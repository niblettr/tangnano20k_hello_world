==> flow/design.v <==
module led_scroll #(
    parameter CLOCK_FREQUENCY = 27000000,  
    parameter LED_COUNT_DELAY     = 1000  
)(
    input        clock,      
    output [5:0] leds
);
    reg [23:0] count_value_reg = 0;  
    reg [31:0] uart_counter = 0;     
    reg [5:0] led_state = 6'b000001;  
    reg direction = 1'b1;            
    always @(posedge clock) begin
        if (count_value_reg < LED_COUNT_DELAY) begin
            count_value_reg <= count_value_reg + 1'b1;  
        end
        else begin
            count_value_reg <= 0;  
            if (direction) begin
                if (led_state == 6'b100000) 
                    direction <= 1'b0;  
                else 
                    led_state <= led_state << 1;  
            end
            else begin
                if (led_state == 6'b000001) 
                    direction <= 1'b1;  
                else 
                    led_state <= led_state >> 1;  
            end
        end
    end
    generate
        genvar i;  
        for (i = 0; i < 6; i = i + 1) begin
            assign leds[i] = ~led_state[i];  
        end
    endgenerate
endmodule
* Step by step through the tools: led_scroll
What the tools print for led_scroll, step after step.
Line numbers count from 1 in the design file above.
Operators carry their Yosys type and port widths (W data, S select, Z words).
Library cell names are shortened.
The mark n/a stands for no value.
- Design top :: led_scroll
- Clock port :: clock
- Standard-cell library :: sky130hd
- Corner :: tt_025C_1v80

* After elaboration
Source: Yosys, flattened and elaborated, memories not mapped. Widths are those after wreduce. Registers that Yosys merges into a memory's read port (data or address) are not register bits. Print and check cells do not count. Equal cells are merged and count once.
- Output and inout port bits :: 6
- Elaborated cells :: 23
- Bits in registers :: 31
- Bits of input ports :: 1
- Equal/unequal tests :: 4
- Bitwise logic cells :: 7
- Reductions and logical operators :: 1
- Mux-type cells :: 6
- $lt $le $gt $ge :: 1
- Add/sub/neg operators :: 1
** Operator list (count)
- $add A24 B1 Y24 const B :: 1
- $lt A24 B10 Y1 const B :: 1
- $mux W6 :: 3
- $not A1 Y1 :: 7
- $eq A6 B1 Y1 const B :: 1
- $eq A6 B6 Y1 const B :: 1
- $ne A2 B2 Y1 const B :: 2
- $reduce_and A3 Y1 :: 1
- $mux W1 :: 3

* Logic depth
Longest topological path by Yosys (ltp), each cell counted once; first at word level (registers and memories cut), then after technology mapping (sequential cells cut; the memories' decode and read muxes count).
- Word-level depth :: 3
- ABC_AREA :: 0
- Mapped depth :: 4
- Gate-level depth less buffers :: 4

* Netlist
Yosys stat after the flow's synthesis: flattened, memories mapped to cells. It holds for the ABC_AREA given above (unset counts as 0); a run with the other value may have another netlist.
** Cells by type
- dfxtp_1 :: count 24, total area 480.461 µm²
- edfxtp_1 :: count 7, total area 210.202 µm²
- o21ai_0 :: count 7, total area 35.034 µm²
- inv_1 :: count 7, total area 26.275 µm²
- nand3_1 :: count 5, total area 25.024 µm²
- nor3_1 :: count 5, total area 25.024 µm²
- a211oi_1 :: count 3, total area 22.522 µm²
- nand2_1 :: count 5, total area 18.768 µm²
- nor4_1 :: count 3, total area 18.768 µm²
- xor2_1 :: count 2, total area 17.517 µm²
- a211oi_2 :: count 1, total area 12.512 µm²
- ha_1 :: count 1, total area 12.512 µm²
- nand4_1 :: count 2, total area 12.512 µm²
- or3_1 :: count 2, total area 12.512 µm²
- nor2_1 :: count 3, total area 11.261 µm²
- or4_4 :: count 1, total area 11.261 µm²
- and4_2 :: count 1, total area 10.01 µm²
- buf_2 :: count 2, total area 10.01 µm²
Not listed: further types 17, cells in them 18.
- Cells in the netlist :: 99
- Mapped flip-flops :: 31
- Sequential area :: 690.7 µm²
- Mapped area :: 1097.3 µm²
- Buffers :: 3

* Path before layout
OpenSTA on the mapped netlist: ideal clock, no wires. The path of least setup slack (recovery checks aside). Input and output delay are each 20% of the period. Register names are those of the netlist, which keeps one name where synthesis merged equal registers.
- Path type :: reg-to-reg
- Start point :: reg led_state[3]
- End point :: reg led_state[0]
- Time at the first pin :: 0.000 ns
- Stages on the path :: 3
- Library setup time :: 0.273 ns
- Slack :: 0.050 ns
- Path buffers :: 0
- Clock period :: 1.53 ns
- Path delay :: 1.480 ns
- Arrival :: 1.207 ns
- Required time :: 1.257 ns
- Period reached after synthesis :: 1.48 ns
"path delay" is the arrival time less input delay plus setup time.
"stages on the path": output pins that drive a net of the path, with the launching flip-flop's if there is one; two outputs of one cell count as two.
"period reached after synthesis" is the clock period less the worst setup slack; recovery checks do not enter. This is arithmetic on one report: input and output delays are still those of the set period (20% each).
The rows between start and end are the longest chain of elaborated cells between them; the timing report does not say that the signal goes this way. Where chains are equally long, one stands for them.
A line is the first line of the expression or statement that the cell stems from. Yosys adds cells for indexed reads and writes and turns some case tables into memories.
The path ends at the enable pin of a flip-flop; only ways to that pin are counted.
- Cells stage by stage :: edfxtp_1 or4_1 o22a_1
- Cells in the longest elaborated chain :: 3
- Elaborated cells on any way between the ends :: 5
- RTL lines with such cells :: 2
- Classes of those cells :: eq/ne (4); reduce/logical (1)
** Ends and longest elaborated chain, post-synthesis
- start, declared :: line 10 : reg [5:0] led_state = 6'b000001;
- start, assigned :: line 22 : led_state <= led_state << 1;
- start, assigned :: line 28 : led_state <= led_state >> 1;
- $eq A6 B6 Y1 :: line 19 : if (led_state == 6'b100000)
- $ne A2 B2 Y1
- $reduce_and A3 Y1
- end, assigned :: line 22
- end, assigned :: line 28
- end, declared :: line 10

* Timing after layout
From the final timing report of stored run 1: the path of least setup slack in the routed layout; clock arrival at registers is part of the times.
- Path type :: reg-to-reg
- Start point :: reg led_state[2]
- End point :: reg led_state[3]
- Arrival :: 1.54 ns
- Required time :: 1.31 ns
- Slack :: -0.23 ns
- Path buffers :: 1
- Time at the first pin :: 0.28 ns
- Clock period :: 1.27 ns
- Stages on the path :: 4
- Library setup time :: 0.24 ns
The rows between start and end are the longest chain of elaborated cells between them; the timing report does not say that the signal goes this way. Where chains are equally long, one stands for them.
The path ends at the enable pin of a flip-flop; only ways to that pin are counted.
- Cells stage by stage :: edfxtp_1 buf_6 or4_4 o22a_4
- Cells in the longest elaborated chain :: 3
- Elaborated cells on any way between the ends :: 5
- RTL lines with such cells :: 2
- Classes of those cells :: eq/ne (4); reduce/logical (1)
** Ends and longest elaborated chain, after layout
- start, declared :: line 10 : reg [5:0] led_state = 6'b000001;
- start, assigned :: line 22 : led_state <= led_state << 1;
- start, assigned :: line 28 : led_state <= led_state >> 1;
- $eq A6 B6 Y1 :: line 19 : if (led_state == 6'b100000)
- $ne A2 B2 Y1
- $reduce_and A3 Y1
- end, assigned :: line 22
- end, assigned :: line 28
- end, declared :: line 10

Hand-over note for led_scroll

Measured results for led_scroll: 2 stored runs of the Yosys and OpenROAD flow on sky130hd. The settings differ; the order carries no meaning. The constraints put input and output delay at 20% of the set period each and load the outputs with 0.01 pF.
By "reached clock period" is meant the clock period of the run minus its worst setup slack. This is arithmetic on one report: input and output delays are still those of the set period (20% each).
"worst setup path time" is the time allowed to the run's worst setup path (the clock period less input and output delay, where it has them) less its slack. Clock arrival times count: a late capture clock shortens it, a late launch clock lengthens it.
"total design power" is the tool's figure for a default switching activity; nothing was simulated.

* Stored run 1
** Files
==> flow/run.sh <==
#!/bin/bash
# the make line also repeats the synthesis and layout settings of config.mk as NAME=value (left out here)
make -C /OpenROAD-flow-scripts/flow DESIGN_CONFIG=/design/flow/config.mk WORK_HOME=/design/flow/orfs CLKGATE_MAP_FILE= finish
==> flow/config.mk <==
export PLATFORM = sky130hd
export DESIGN_NAME = led_scroll
export DESIGN_NICKNAME = led_scroll
export VERILOG_FILES = /design/flow/design.v
export SDC_FILE = /design/flow/constraint.sdc
export NUM_CORES = 4
export LEC_CHECK = 0
export CAP_MARGIN = 20
export CORE_ASPECT_RATIO = 0.85
export CORE_MARGIN = 5
export CORE_UTILIZATION = 22
export CTS_CLUSTER_SIZE = 37
export GPL_TIMING_DRIVEN = 1
export PLACE_DENSITY_LB_ADDON = 0.23
export SETUP_SLACK_MARGIN = 0.04
export SLEW_MARGIN = 25
export TNS_END_PERCENT = 70
==> flow/constraint.sdc <==
create_clock -name core_clock -period 1.27 [get_ports {clock}]
set_input_delay 0.2540 -clock core_clock [delete_from_list [all_inputs] [get_ports {clock}]]
set_output_delay 0.2540 -clock core_clock [all_outputs]
set_load 0.01 [all_outputs]
** Results
- Worst setup path time :: 1.50 ns
- Worst setup path type :: reg-to-reg
- Post-route setup TNS :: -1.563 ns
- Die size :: 6504.5 µm²
- Chip area after synthesis (Yosys) :: 1097.3 µm²
- Worst hold slack in the final report :: 0.442 ns
- Worst setup slack after layout :: -0.229 ns
- Total design power :: 2.776 mW
- Reached clock period :: 1.499 ns
- Standard-cell area after routing :: 1786.7 µm²
- Final design utilization :: 37.4%

* Stored run 2
** Files
==> flow/run.sh <==
#!/bin/bash
# the make line also repeats the synthesis and layout settings of config.mk as NAME=value (left out here)
make -C /OpenROAD-flow-scripts/flow DESIGN_CONFIG=/design/flow/config.mk WORK_HOME=/design/flow/orfs CLKGATE_MAP_FILE= finish
==> flow/config.mk <==
export PLATFORM = sky130hd
export DESIGN_NAME = led_scroll
export DESIGN_NICKNAME = led_scroll
export VERILOG_FILES = /design/flow/design.v
export SDC_FILE = /design/flow/constraint.sdc
export NUM_CORES = 4
export LEC_CHECK = 0
export ABC_AREA = 0
export CAP_MARGIN = 20
export CORE_ASPECT_RATIO = 1.96
export CORE_MARGIN = 4
export CORE_UTILIZATION = 50
export CTS_CLUSTER_SIZE = 71
export PLACE_DENSITY_LB_ADDON = 0.13
export SLEW_MARGIN = 20
==> flow/constraint.sdc <==
create_clock -name core_clock -period 1.69 [get_ports {clock}]
set_input_delay 0.3380 -clock core_clock [delete_from_list [all_inputs] [get_ports {clock}]]
set_output_delay 0.3380 -clock core_clock [all_outputs]
set_load 0.01 [all_outputs]
** Results
- Worst setup path time :: 1.31 ns
- Worst setup path type :: reg-to-output
- Post-route setup TNS :: 0.000 ns
- Die size :: 3050.8 µm²
- Chip area after synthesis (Yosys) :: 1097.3 µm²
- Worst hold slack in the final report :: 0.502 ns
- Worst setup slack after layout :: 0.038 ns
- Total design power :: 1.869 mW
- Reached clock period :: 1.652 ns
- Standard-cell area after routing :: 1367.6 µm²
- Final design utilization :: 66.0%

End of note.
